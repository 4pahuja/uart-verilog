==> flow/design.v <==
module uart_tx(
    input clk_3125,
    input parity_type, 
    input tx_start,
    input [7:0] data,
    output reg tx, 
    output reg tx_done
);
parameter IDLE = 1'b1;  
parameter START_BIT = 1'b0; 
parameter STOP_BIT = 1'b1;  
parameter DATA_BITS = 8;    
parameter CLK_CYCLES_PER_BIT = 13; 
reg [3:0] bit_count = 0;   
reg [3:0] clk_count = 0;   
reg parity_bit;            
reg transmitting;          
initial begin
    tx = IDLE;        
    tx_done = 0;      
    transmitting = 0; 
end
always @(posedge clk_3125) begin
        tx_done<=0;
    if (tx_start) begin
	      tx = START_BIT;        
        transmitting <= 1;
        bit_count <= 0;         
        clk_count <= 0;                  
        parity_bit <= parity_type ? ~^data : ^data;  
        tx_done <= 0;
    end
    else if (transmitting) begin
        if (clk_count < CLK_CYCLES_PER_BIT) begin
            clk_count <= clk_count + 1;
			if(bit_count==4'd10 && clk_count==12) begin
				tx_done <= 1;   end        
				if(bit_count==4'd11) begin
				tx <=IDLE;
			   transmitting <= 0;      
				clk_count<= 14; end
        end
        else begin
            clk_count <= 0;
            case (bit_count)
                4'd0: tx <= data[7]; 
                4'd1: tx <= data[6]; 
                4'd2: tx <= data[5]; 
                4'd3: tx <= data[4]; 
                4'd4: tx <= data[3]; 
                4'd5: tx <= data[2]; 
                4'd6: tx <= data[1]; 
                4'd7: tx <= data[0]; 
                4'd8: tx <= parity_bit;
                4'd9: tx <= STOP_BIT;  
            endcase
				 bit_count <= bit_count + 1;
        end
    end
end
endmodule
# From RTL to reports: uart_tx
# What the tools print for uart_tx, step after step.
# Line numbers count from 1 in the design file above.
# Operators: Yosys type, input widths -> output width; for muxes data width and select width s.
# Library cell names are shortened.
# Not given: --
# setup
top,uart_tx
clk_port,clk_3125
library,sky130hd
corner,tt_025C_1v80

# Word level
# Counts by Yosys on the flattened word-level netlist (proc, flatten, opt, wreduce; memories kept). Register bits leave out memories and registers merged into their read ports (data or address). Print and check cells are left out. Cells with the same type and inputs are merged into one.
# op_classes
n_eq,13
add_sub_neg,2
n_mux,10
n_logic,2
reduce_and_logical,8
n_cmp,1
# ops
cell,n
$eq 4x4->1 const B,5
$eq 4x3->1 const B,4
$reduce_bool 11->1,1
$pmux 1 s10,1
$add 4x1->4 const B,2
$eq 4x2->1 const B,2
$reduce_xnor 8->1,1
$reduce_xor 8->1,1
$mux 4,2
$mux 1,7
$eq 4x1->1 const B,1
$lt 4x4->1 const B,1
$logic_not 4->1,1
$reduce_and 3->1,1
$reduce_or 3->1,1
$not 1->1,2
$ne 2x1->1 const B,1
$reduce_and 2->1,1
$logic_and 1x1->1,1
# bits
input_bits,11
word_cells,42
out_inout_bits,2
regBits,12

# Logic depth
# Yosys ltp: most cells in a row. Word level: on the elaborated netlist, between registers, memories and ports. Mapped: between sequential cells and ports; inverters and the memories' decode and read muxes count.
# depth
word_depth,4
ABC_AREA,1
mapped_depth,10
mapped_depth_nobuf,10

# After synthesis
# Yosys stat after the flow's synthesis: flattened, memories mapped to cells. It holds for the ABC_AREA given above (unset counts as 0); a run with the other value may have another netlist.
# types
cell_type,n,area_total_um2
dfxtp_1,11,220.211
nand2_1,34,127.622
ha_1,7,87.584
inv_1,17,63.811
xnor2_1,6,52.55
nor2_1,12,45.043
a21oi_1,8,40.038
nand3_1,7,35.034
o21ai_0,7,35.034
edfxtp_1,1,30.029
nor2_4,2,22.522
nand2_2,2,12.512
nand2_4,1,11.261
o21ai_2,1,8.758
xor2_1,1,8.758
a211oi_1,1,7.507
a21boi_0,1,7.507
buf_4,1,7.507
# Other cell types: 9; their cells: 9.
# synth_totals
buf_cells,1
mapped_cells,129
ffs,12
synth_area_um2,879.6
seqArea_um2,250.2

# Worst setup path after synthesis
# Source: OpenSTA report_checks on the synthesized netlist (no wires, ideal clock, input and output delay 20% of the period each), path of least setup slack; recovery checks are left aside. Register names are those of the netlist, which keeps one name where synthesis merged equal registers.
# synth_timing
kind,reg-to-reg
from,register bit_count[0]
to,register tx
driving_pins,11
slack_ps,45
launch_ps,0
arrival_ps,1214
path_delay_ps,1325
clock_period_ps,1370
path_buffers,0
period_less_setup_slack_ps,1325
# "path_delay_ps" is the arrival time less input delay plus setup time.
# "driving_pins": output pins that drive a net of the path, with the launching flip-flop's if there is one; two outputs of one cell count as two.
# "period_less_setup_slack_ps" is the clock period less the worst setup slack; recovery checks do not enter. This is arithmetic on one report: input and output delays are still those of the set period (20% each).
# The rows between start and end are the longest chain of elaborated cells between them; the timing report does not say that the signal goes this way. Where chains are equally long, one stands for them.
# Each line given opens the expression or statement behind the cell; cells for indexed reads and writes are added by Yosys, which also makes memories of some case tables.
# At most two assigning lines are given for a register; there are more.
# synth_via
path_cell_list,dfxtp_1 inv_1 ha_1 nor2_1 inv_1 a21boi_0 nand2_1 nand2_1 nand2_1 nand2_1 nor2_1
elab_chain_len,3
cone_cells,17
classes_between,eq/ne: 11; mux: 3; reduce/logical: 3
# synth_lines
element,line,text
start: declaration,14,reg [3:0] bit_count = 0;
start: assignment,28,bit_count <= 0;
start: assignment,57,bit_count <= bit_count + 1;
$eq 4x4->1,45,case (bit_count)
$pmux 1 s10,45,
$mux 1,34,if (clk_count < CLK_CYCLES_PER_BIT) begin
end: assignment,46,4'd0: tx <= data[7];
end: assignment,47,4'd1: tx <= data[6];
end: declaration,6,"output reg tx,"

# Timing after layout
# Path of least setup slack in the final report of job 1 (OpenROAD, finished layout, wires in). Where an end is a register, its clock arrival counts in the times.
# The path's times are printed in steps of 10 ps; the period is the one set.
# layout_timing
kind,reg-to-reg
from,register bit_count[0]
to,register tx
slack_ps,-240
path_buffers,0
clock_period_ps,1070
driving_pins,10
arrival_ps,1490
launch_ps,280
# The rows between start and end are the longest chain of elaborated cells between them; the timing report does not say that the signal goes this way. Where chains are equally long, one stands for them.
# At most two assigning lines are given for a register; there are more.
# layout_via
path_cell_list,dfxtp_4 ha_2 nand2_1 nand2_1 nor2_1 nor2_1 nor2_1 nand3_1 nor2_1 nor2_1
elab_chain_len,3
cone_cells,17
classes_between,eq/ne: 11; mux: 3; reduce/logical: 3
# layout_lines
element,line,text
start: declaration,14,reg [3:0] bit_count = 0;
start: assignment,28,bit_count <= 0;
start: assignment,57,bit_count <= bit_count + 1;
$eq 4x4->1,45,case (bit_count)
$pmux 1 s10,45,
$mux 1,34,if (clk_count < CLK_CYCLES_PER_BIT) begin
end: assignment,46,4'd0: tx <= data[7];
end: assignment,47,4'd1: tx <= data[6];
end: declaration,6,"output reg tx,"

# Stored flow runs of uart_tx (2 of them; Yosys, OpenROAD, sky130hd). They differ in their settings and are not a sequence. Constraints: input delay and output delay 20% of the set period each, output load 0.01 pF.
# "period_less_ws_ps" means the clock period less the worst setup slack. The figure is calculated, with input and output delays left at 20% of the set period.
# By "worst_path_time_ps" is meant the share of the clock period that the worst setup path is allowed (20% is reserved at inputs, 20% at outputs), minus its slack. Clock arrival times at its registers enter into it.
# "power_total_uw": no workload was simulated; the value follows from the tool's default switching activity.
# "worst_path_time_ps" is given in steps of 10 ps.
# A setting shown as n/a is not set for that run.
stored run,period_ns,CORE_UTILIZATION,HOLD_SLACK_MARGIN,TNS_END_PERCENT,ABC_AREA,CAP_MARGIN,SLEW_MARGIN,MAX_ROUTING_LAYER,CORE_MARGIN,worst_path_time_ps,worst_setup_path_type,utilization_pct,setup_tns_ps,total_die_area_um2,period_less_ws_ps,timing.setup.ws_ps,ys_area_um2,hold_worst_slack_ps,final_stdcell_area_um2,power_total_uw
job 1,1.07,49,0.1,35,1,10,40,met4,2,1310,reg-to-reg,80.7,-1188,2150.2,1306,-236,879.6,527,1378.8,1071
job 2,1.73,40,n/a,n/a,n/a,20,20,n/a,2,1550,reg-to-reg,51.1,0,2379.0,1545,185,802.0,516,982.2,583.3
