==> flow/design.v <==
module uart_rx(
    input clk_3125,
    input rx,
    output reg [7:0] rx_msg,
    output reg rx_parity,
    output reg rx_complete
    );
reg [3:0] count;
reg [3:0] datacount;
reg [8:0] result;
initial begin
    rx_msg = 0;
	 rx_parity = 0;
    rx_complete = 0;
	 count = 4'b0000;
	 datacount = 4'b0000;
	 result = 9'b00000000;
end
always @ (posedge clk_3125) begin
if(datacount == 4'b0000 && !rx) begin
	rx_complete <= 0; 
	count <= count + 1;
	if(count == 13) begin
		datacount <= datacount + 1;
		count <= 0;
	end
end
else if (datacount > 0 && datacount < 4'b1001) begin
        count <= count + 1;
		  if (count == 12) result <= {rx, result[8:1]};
        if (count == 13) begin
            datacount <= datacount + 1;
            count <= 0;
        end
end
else if (datacount == 4'b1001) begin
	count <= count + 1;
	if (count == 12) result <= {rx, result[8:1]}; 
	if(count == 13) begin
		datacount <= datacount + 1;
		count <= 0;
		if(^result[7:0]!=result[8]) begin
			result <= 9'b111111100; 
			result[8] <= rx; 
		end
	end
end
else if (datacount == 4'b1010) begin
	count <= count + 1;
	if(count == 14) begin
		datacount <= 4'b0000;
		count <= 1; 
		rx_parity <= result[8];
		rx_msg[0] <= result[7];
		rx_msg[1] <= result[6];
		rx_msg[2] <= result[5];
		rx_msg[3] <= result[4];
		rx_msg[4] <= result[3];
		rx_msg[5] <= result[2];
		rx_msg[6] <= result[1];
		rx_msg[7] <= result[0];
		rx_complete <= rx;
	end
end
else count = 0;
end
endmodule
Step by step through the tools: uart_rx --
Tool output for the design above, in the order of the flow. Line numbers count from 1 in the design file above. Operators carry their Yosys type and port widths (W data, S select, Z words). Library cell names are shortened. The mark -- stands for no value.
Inputs: top module uart_rx, clock port clk_3125, standard-cell library sky130hd, library corner tt_025C_1v80

Word-level counts --
Counts by Yosys on the flattened word-level netlist (proc, flatten, opt, wreduce; memories kept). Register bits leave out memories and registers merged into their read ports (data or address). Print and check cells are left out. Cells with the same type and inputs are merged into one.
Operators by class: $add $sub $neg 2, order comparisons 2, eq/ne operators 6, mux-type cells 22, bitwise operators 3, reduce/logical cells 12
Operators with widths (number):
- $mux W4 | 12
- $mux W8 | 5
- $eq A4 B4 Y1 const B | 5
- $add A4 B1 Y4 const B | 2
- $reduce_bool A4 Y1 | 2
- $reduce_xor A8 Y1 | 1
- $reduce_and A5 Y1 | 1
- $mux W1 | 5
- $reduce_and A2 Y1 | 2
- $gt A4 B1 Y1 const B | 1
- $lt A4 B4 Y1 const B | 1
- $logic_not A4 Y1 | 1
- $reduce_and A4 Y1 | 1
- $not A1 Y1 | 3
- $logic_and A1 B1 Y1 | 2
- $reduce_bool A2 Y1 | 1
- $ne A1 B1 Y1 | 1
- $logic_not A1 Y1 | 1
Bit counts: register bits 27, input port bits 2, elaborated cells 61

Depth --
Longest topological path by Yosys (ltp), each cell counted once; first at word level (registers and memories cut), then after technology mapping (sequential cells cut; the memories' decode and read muxes count).
Logic depth: depth after elaboration 6, ABC_AREA 0, gate-level depth with buffers 7, gate-level depth less buffers 7

Netlist --
Source: synth_stat.txt of the flow (Yosys; design flattened, memories mapped). It holds for the ABC_AREA given above (unset counts as 0); a run with the other value may have another netlist.
Cell types:
- edfxtp_1 | number 22, area in all 660.634 sq um
- dfxtp_1 | number 5, area in all 100.096 sq um
- nand2_1 | number 22, area in all 82.579 sq um
- ha_1 | number 5, area in all 62.56 sq um
- xnor2_1 | number 6, area in all 52.55 sq um
- nor2_1 | number 12, area in all 45.043 sq um
- nand3_1 | number 7, area in all 35.034 sq um
- xnor3_1 | number 1, area in all 22.522 sq um
- a21oi_1 | number 4, area in all 20.019 sq um
- nand2b_1 | number 3, area in all 18.768 sq um
- o22a_1 | number 2, area in all 17.517 sq um
- xor2_1 | number 2, area in all 17.517 sq um
- a21boi_0 | number 2, area in all 15.014 sq um
- inv_1 | number 4, area in all 15.014 sq um
- nor3_1 | number 3, area in all 15.014 sq um
- o21bai_1 | number 2, area in all 15.014 sq um
- nor2b_1 | number 2, area in all 12.512 sq um
- o22ai_2 | number 1, area in all 12.512 sq um
Other cell types: 16; their cells: 17.
Mapped netlist: cells in the netlist 122, synthesis area 1350.0 sq um, sequential part of the area 760.7 sq um, flip-flops 27, buffer cells 3

Path before layout --
OpenSTA on the mapped netlist: ideal clock, no wires. The path of least setup slack (recovery checks aside). Input and output delay are each 20% of the period. Register names are those of the netlist, which keeps one name where synthesis merged equal registers.
Timing path post-synthesis: kind flip-flop to flip-flop, from register datacount[0], to register count[1], period 2390 ps, library setup time 121 ps, time at the first pin 0 ps, arrival time 1911 ps, data required time 2269 ps, slack 357 ps, delay of the path 2032 ps, stages 8, path buffers 0, synthesis period reached 2033 ps
"delay of the path" is the arrival time less input delay plus setup time. "stages": output pins that drive a net of the path, with the launching flip-flop's if there is one; two outputs of one cell count as two. "synthesis period reached" is the clock period less the worst setup slack; recovery checks do not enter. This is arithmetic on one report: input and output delays are still those of the set period (20% each). Between the ends stands the longest chain of elaborated cells between them, by number of cells; it is not shown to be the way that was timed. Of several equally long chains one is given. Each line given opens the expression or statement behind the cell; cells for indexed reads and writes are added by Yosys, which also makes memories of some case tables. A register here has more assigning lines than the two given.
Between the ends, post-synthesis: cells stage by stage edfxtp_1 inv_1 ha_1 nor2b_1 o22ai_2 nor2_1 o21bai_1 a2bb2o_1, length of the longest elaborated chain 5, elaborated cells between the ends (all ways) 11, source lines of those cells 4, classes of those cells compare (2); eq/ne (2); mux (4); reduce/logical (3)
Ends and longest elaborated chain, post-synthesis:
- start, declared | line 9 | reg [3:0] datacount;
- start, assigned | line 24 | datacount <= datacount + 1;
- start, assigned | line 32 | datacount <= datacount + 1;
- $eq A4 B4 Y1 | line 48 | else if (datacount == 4'b1010) begin
- $mux W4 | line 48
- $mux W4 | line 36 | else if (datacount == 4'b1001) begin
- $mux W4 | line 28 | else if (datacount > 0 && datacount < 4'b1001) begin
- $mux W4 | line 20 | if(datacount == 4'b0000 && !rx) begin
- end, assigned | line 22 | count <= count + 1;
- end, assigned | line 29 | count <= count + 1;
- end, declared | line 8 | reg [3:0] count;

Worst path after layout --
From the final timing report of record 2: the path of least setup slack in the routed layout; clock arrival at registers is part of the times. The path's times are printed in steps of 10 ps; the period is the one set.
Timing path post-layout: kind flip-flop to flip-flop, from register result[2], to register result[8], period 2070 ps, library setup time 230 ps, time at the first pin 320 ps, arrival time 2110 ps, data required time 2160 ps, slack 50 ps, stages 6, path buffers 0
Between the ends stands the longest chain of elaborated cells between them, by number of cells; it is not shown to be the way that was timed. Of several equally long chains one is given. A register here has more assigning lines than the two given.
Between the ends, post-layout: cells stage by stage edfxtp_1 xor2_1 xnor3_1 xnor2_1 a31oi_1 mux2_1, length of the longest elaborated chain 6, elaborated cells between the ends (all ways) 6, source lines of those cells 4, classes of those cells eq/ne (1); mux (4); reduce/logical (1)
Ends and longest elaborated chain, post-layout:
- start, declared | line 10 | reg [8:0] result;
- start, assigned | line 30 | if (count == 12) result <= {rx, result[8:1]};
- start, assigned | line 38 | if (count == 12) result <= {rx, result[8:1]};
- $reduce_xor A8 Y1 | line 42 | if(^result[7:0]!=result[8]) begin
- $ne A1 B1 Y1 | line 42
- $mux W1 | line 42
- $mux W1 | line 39 | if(count == 13) begin
- $mux W1 | line 36 | else if (datacount == 4'b1001) begin
- $mux W1 | line 28 | else if (datacount > 0 && datacount < 4'b1001) begin
- end, assigned | line 30
- end, assigned | line 38
- end, declared | line 10

Module uart_rx, platform sky130hd: 2 stored runs of the flow (Yosys, OpenROAD) with differing settings, in no particular order. Input and output delays are each 20% of the period that was set; the output load is 0.01 pF.
"achieved period" is the run's clock period less its worst setup slack. It is reckoned from that one timing run; input and output delays stay at 20% of the period that was set.
"worst path time" = time allowed to the worst setup path (clock period - input delay - output delay, where it has them) - its slack; a late launch clock adds to it, a late capture clock takes from it.
By "power" is meant OpenSTA's value without simulated activity: inputs other than the clock are taken to toggle once in ten clock periods, and the tool carries that through the logic.
"worst path time" is given in steps of 10 ps.

* Record 1 | settings: period_ns 1.67; CORE_UTILIZATION 71; SETUP_SLACK_MARGIN 0.08; PLACE_DENSITY_LB_ADDON 0.26; TNS_END_PERCENT 30; ABC_AREA 1; CAP_MARGIN 20; CORE_MARGIN 2; SLEW_MARGIN 20 | unfinished; error DPL-0033 in clock tree synthesis
* Record 2 | settings: period_ns 2.07; CORE_UTILIZATION 58; CAP_MARGIN 20; CORE_MARGIN 2; SLEW_MARGIN 20 | results: netlist area reported by Yosys 1,350.0 sq um; worst path time 2,020 ps; class of the worst setup path flip-flop to flip-flop; achieved period 2,018 ps; lowest hold slack 510 ps; total die area 2,729.5 sq um; power 2.548 mW; sum of negative setup slack 0 ps; standard-cell area after layout 1,651.6 sq um; worst slack on setup checks 52 ps
